==> flow/design.v <==
typedef enum logic[1:0]{
    ACCU_FSM_IDLE = 2'b00,
    ACCU_FSM_CAL,
    ACCU_FSM_VLD
}cmac_accu_fsm_e;
module ytydla_cmac_mul(
    clk,
    rst_n,
    data,
    weight,
    result);
    input               clk;
    input               rst_n;
    input   signed           [32 - 1:0]   data;
    input   signed           [32 - 1:0]   weight;
    output  signed           [32 - 1:0]   result;
    logic   signed           [2 * 32 - 1:0] temp;
    logic   [32 - 1:0] pre_output;
    assign  temp = (data * weight) >> 12;
    assign  result = pre_output;
    always_ff @(posedge clk or negedge rst_n)begin
        if (~rst_n) begin
            pre_output <= 32'b0;
        end
        else begin
            pre_output <= temp;
        end
    end
endmodule
Tool chain data of ytydla_cmac_mul
Tool output for the design above, in the order of the flow.
Line numbers count from 1 in the design file above.
Operators: Yosys type, input widths -> output width; for muxes data width and select width s.
The mark - stands for no value.
- top module: ytydla_cmac_mul
- clock: clk
- cell library: sky130hd
- library corner: tt_025C_1v80

Word level
Yosys after proc, flatten, opt, wreduce and memory -nomap, before mapping. Enables and synchronous resets that opt folds into registers are not counted as muxes. Memory bits, and registers merged into a memory's read port (data or address), are not among the register bits. Print and check cells are not counted. Equal cells are merged and count once.
- multipliers: 1
- operator list (operator ; number):
    $mul 32x32->44 ; 1
- bits in registers: 32
- output and inout bits at 32
- noted word-level cells: 2

Logic depth
Yosys ltp: most cells in a row. Word level: on the elaborated netlist, between registers, memories and ports. Mapped: between sequential cells and ports; inverters and the memories' decode and read muxes count.
- word-level depth: 1
- ABC_AREA at 0
- mapped depth at 27

Synthesis result
The flow's flattened synthesis, as Yosys stat reports it; memories are mapped. The netlist is that of the ABC_AREA named above (0 if unset); the other value can give another one.
The area totals of this step are shown rounded.
- cell count at 2883
- chip area (Yosys) at 26800 sq um
- sequential area: 801 sq um
- mapped flip-flops: 32
- buffers: 151
- cells by type (type ; number ; total area (sq um)):
    sky130_fd_sc_hd__fa_1 ; 745 ; 1.49E+04
    sky130_fd_sc_hd__inv_1 ; 743 ; 2.79E+03
    sky130_fd_sc_hd__and2_1 ; 432 ; 2.7E+03
    sky130_fd_sc_hd__ha_1 ; 159 ; 1.99E+03
    sky130_fd_sc_hd__nand2_1 ; 399 ; 1.5E+03
    sky130_fd_sc_hd__dfrtp_1 ; 32 ; 800.768
    sky130_fd_sc_hd__clkbuf_1 ; 149 ; 559.286
    sky130_fd_sc_hd__xnor2_1 ; 52 ; 455.437
    sky130_fd_sc_hd__xor2_1 ; 17 ; 148.893
    sky130_fd_sc_hd__a21oi_1 ; 23 ; 115.11
    sky130_fd_sc_hd__nor2_1 ; 29 ; 108.854
    sky130_fd_sc_hd__nor3_1 ; 14 ; 70.067
    sky130_fd_sc_hd__o21a_1 ; 9 ; 67.565
    sky130_fd_sc_hd__nand2b_1 ; 9 ; 56.304
    sky130_fd_sc_hd__nor2b_1 ; 9 ; 56.304
    sky130_fd_sc_hd__a21o_1 ; 6 ; 45.043
    sky130_fd_sc_hd__nand4_1 ; 6 ; 37.536
    sky130_fd_sc_hd__o211ai_2 ; 3 ; 37.536
Other cell types: 28; their cells: 47.

Worst setup path after synthesis
Path of least setup slack by OpenSTA after synthesis, without wires, with an ideal clock, recovery checks aside; 20% of the period is set as input and as output delay. Where synthesis merged equal registers, the netlist keeps one of their names.
- path kind: input to register
- start point: input weight[17]
- end point: register pre_output[31]
- period: 10.1 ns
- external input delay at 2.020 ns
- noted library setup time: 0.124 ns
- launch time at the first pin at 2.020 ns
- data arrival time at 8.404 ns
- data required time: 9.976 ns
- path slack: 1.572 ns
- delay of the path at 6.508 ns
- stages at 24
- synthesis period reached: 8.528 ns
"delay of the path" = arrival - input delay + setup time.
"stages" counts driving pins, that of a launching flip-flop among them; a cell with two outputs on the path counts twice.
"synthesis period reached" = period - worst setup slack (recovery checks aside). The figure is calculated, with input and output delays left at 20% of the set period.
The rows between start and end are the longest chain of elaborated cells between them; the timing report does not say that the signal goes this way. Where chains are equally long, one stands for them.
Each line given opens the expression or statement behind the cell; cells for indexed reads and writes are added by Yosys, which also makes memories of some case tables.
- cell sequence: sky130_fd_sc_hd__clkbuf_1 > sky130_fd_sc_hd__clkbuf_1 > sky130_fd_sc_hd__nand2_1 > sky130_fd_sc_hd__fa_1 > sky130_fd_sc_hd__fa_1 > sky130_fd_sc_hd__inv_1 > sky130_fd_sc_hd__fa_1 > sky130_fd_sc_hd__inv_1 > sky130_fd_sc_hd__fa_1 > sky130_fd_sc_hd__inv_1 > sky130_fd_sc_hd__fa_1 > sky130_fd_sc_hd__fa_1 > sky130_fd_sc_hd__fa_1 > sky130_fd_sc_hd__fa_1 > sky130_fd_sc_hd__ha_1 > sky130_fd_sc_hd__a21o_1 > sky130_fd_sc_hd__a21o_1 > sky130_fd_sc_hd__a211o_1 > sky130_fd_sc_hd__nor2b_1 > sky130_fd_sc_hd__a31oi_1 > sky130_fd_sc_hd__a31o_2 > sky130_fd_sc_hd__o211ai_2 > sky130_fd_sc_hd__a31oi_2 > sky130_fd_sc_hd__xnor2_1
- cells in the longest elaborated chain: 1
- noted elaborated cells between the ends (all ways): 1
- source lines of those cells: 1
- those cells by class: 1 x mul
- ends and longest elaborated chain, after synthesis (what ; RTL line ; text):
    start: declaration ; 15 ; input   signed           [32 - 1:0]   weight;
    $mul 32x32->44 ; 19 ; assign  temp = (data * weight) >> 12;
    end: assignment ; 23 ; pre_output <= 32'b0;
    end: assignment ; 26 ; pre_output <= temp;
    end: declaration ; 18 ; logic   [32 - 1:0] pre_output;

Path in the finished layout
From the final timing report of run A: the path of least setup slack in the routed layout; clock arrival at registers is part of the times.
- path kind: input to register
- start point: input data[6]
- end point: register pre_output[27]
- period: 12.8 ns
- external input delay at 2.56 ns
- noted library setup time: 0.08 ns
- launch time at the first pin at 2.56 ns
- data arrival time at 10.45 ns
- data required time: 13.05 ns
- path slack: 2.60 ns
- stages at 25
The rows between start and end are the longest chain of elaborated cells between them; the timing report does not say that the signal goes this way. Where chains are equally long, one stands for them.
- cell sequence: sky130_fd_sc_hd__clkdlybuf4s50_1 > sky130_fd_sc_hd__buf_4 > sky130_fd_sc_hd__and2_1 > sky130_fd_sc_hd__fa_1 > sky130_fd_sc_hd__inv_1 > sky130_fd_sc_hd__fa_1 > sky130_fd_sc_hd__inv_1 > sky130_fd_sc_hd__fa_1 > sky130_fd_sc_hd__inv_1 > sky130_fd_sc_hd__fa_1 > sky130_fd_sc_hd__inv_1 > sky130_fd_sc_hd__fa_1 > sky130_fd_sc_hd__fa_1 > sky130_fd_sc_hd__fa_1 > sky130_fd_sc_hd__fa_1 > sky130_fd_sc_hd__ha_1 > sky130_fd_sc_hd__a21o_1 > sky130_fd_sc_hd__a21o_1 > sky130_fd_sc_hd__a211o_1 > sky130_fd_sc_hd__nor2b_1 > sky130_fd_sc_hd__a31oi_1 > sky130_fd_sc_hd__a31o_2 > sky130_fd_sc_hd__o21ai_1 > sky130_fd_sc_hd__a21oi_1 > sky130_fd_sc_hd__xnor2_1
- cells in the longest elaborated chain: 1
- noted elaborated cells between the ends (all ways): 1
- source lines of those cells: 1
- those cells by class: 1 x mul
- ends and longest elaborated chain, post-layout (what ; RTL line ; text):
    start: declaration ; 14 ; input   signed           [32 - 1:0]   data;
    $mul 32x32->44 ; 19 ; assign  temp = (data * weight) >> 12;
    end: assignment ; 23 ; pre_output <= 32'b0;
    end: assignment ; 26 ; pre_output <= temp;
    end: declaration ; 18 ; logic   [32 - 1:0] pre_output;

ytydla_cmac_mul through Yosys and OpenROAD on sky130hd: 2 stored runs, unordered, with their settings and measured results. The constraints put input and output delay at 20% of the set period each and load the outputs with 0.01 pF.
"reached clock period": clock period set for the run, less the worst setup slack. It is reckoned from that one timing run; input and output delays stay at 20% of the period that was set.
"critical setup path time" is the time allowed to the run's worst setup path (the clock period less input and output delay, where it has them) less its slack. Clock arrival times count: a late capture clock shortens it, a late launch clock lengthens it.
The measured numbers are rounded.

Run A

==> flow/run.sh <==
#!/bin/bash
# the make line also repeats the synthesis and layout settings of config.mk as NAME=value (left out here)
make -C /OpenROAD-flow-scripts/flow DESIGN_CONFIG=/design/flow/config.mk WORK_HOME=/design/flow/orfs CLKGATE_MAP_FILE= finish
==> flow/config.mk <==
export PLATFORM = sky130hd
export DESIGN_NAME = ytydla_cmac_mul
export DESIGN_NICKNAME = ytydla_cmac_mul
export VERILOG_FILES = /design/flow/design.v
export SDC_FILE = /design/flow/constraint.sdc
export NUM_CORES = 4
export LEC_CHECK = 0
export CAP_MARGIN = 20
export CORE_MARGIN = 2
export CORE_UTILIZATION = 40
export SLEW_MARGIN = 20
==> flow/constraint.sdc <==
create_clock -name core_clock -period 12.8 [get_ports {clk}]
set_input_delay 2.5600 -clock core_clock [delete_from_list [all_inputs] [get_ports {clk}]]
set_output_delay 2.5600 -clock core_clock [all_outputs]
set_load 0.01 [all_outputs]

Measured in run A:
- summed negative setup slack at 0.000 ns
- post-route utilization at 43.5 %
- die outline area: 69,100 sq um
- noted the critical setup path time: 7.64 ns
- critical path kind: input to register
- setup slack of the critical path at 2.60 ns
- standard-cell area after layout at 28,800 sq um
- area of the synthesized netlist at 26,800 sq um
- reached clock period: 10.196 ns

Run B

==> flow/run.sh <==
#!/bin/bash
# the make line also repeats the synthesis and layout settings of config.mk as NAME=value (left out here)
make -C /OpenROAD-flow-scripts/flow DESIGN_CONFIG=/design/flow/config.mk WORK_HOME=/design/flow/orfs CLKGATE_MAP_FILE= finish
==> flow/config.mk <==
export PLATFORM = sky130hd
export DESIGN_NAME = ytydla_cmac_mul
export DESIGN_NICKNAME = ytydla_cmac_mul
export VERILOG_FILES = /design/flow/design.v
export SDC_FILE = /design/flow/constraint.sdc
export NUM_CORES = 4
export LEC_CHECK = 0
export CAP_MARGIN = 20
export CELL_PAD_IN_SITES_DETAIL_PLACEMENT = 1
export CORE_MARGIN = 2
export CORE_UTILIZATION = 37
export CTS_CLUSTER_DIAMETER = 89
export CTS_CLUSTER_SIZE = 64
export GPL_ROUTABILITY_DRIVEN = 0
export MAX_ROUTING_LAYER = met5
export PLACE_DENSITY = 0.65
export SETUP_SLACK_MARGIN = 0.83
export SLEW_MARGIN = 0
export TNS_END_PERCENT = 35
==> flow/constraint.sdc <==
create_clock -name core_clock -period 12.4 [get_ports {clk}]
set_input_delay 2.4800 -clock core_clock [delete_from_list [all_inputs] [get_ports {clk}]]
set_output_delay 2.4800 -clock core_clock [all_outputs]
set_load 0.01 [all_outputs]

Measured in run B:
- summed negative setup slack at 0.000 ns
- post-route utilization at 40.5 %
- die outline area: 74,600 sq um
- noted the critical setup path time: 8.04 ns
- critical path kind: input to register
- setup slack of the critical path at 1.88 ns
- standard-cell area after layout at 29,000 sq um
- area of the synthesized netlist at 26,800 sq um
- reached clock period: 10.520 ns
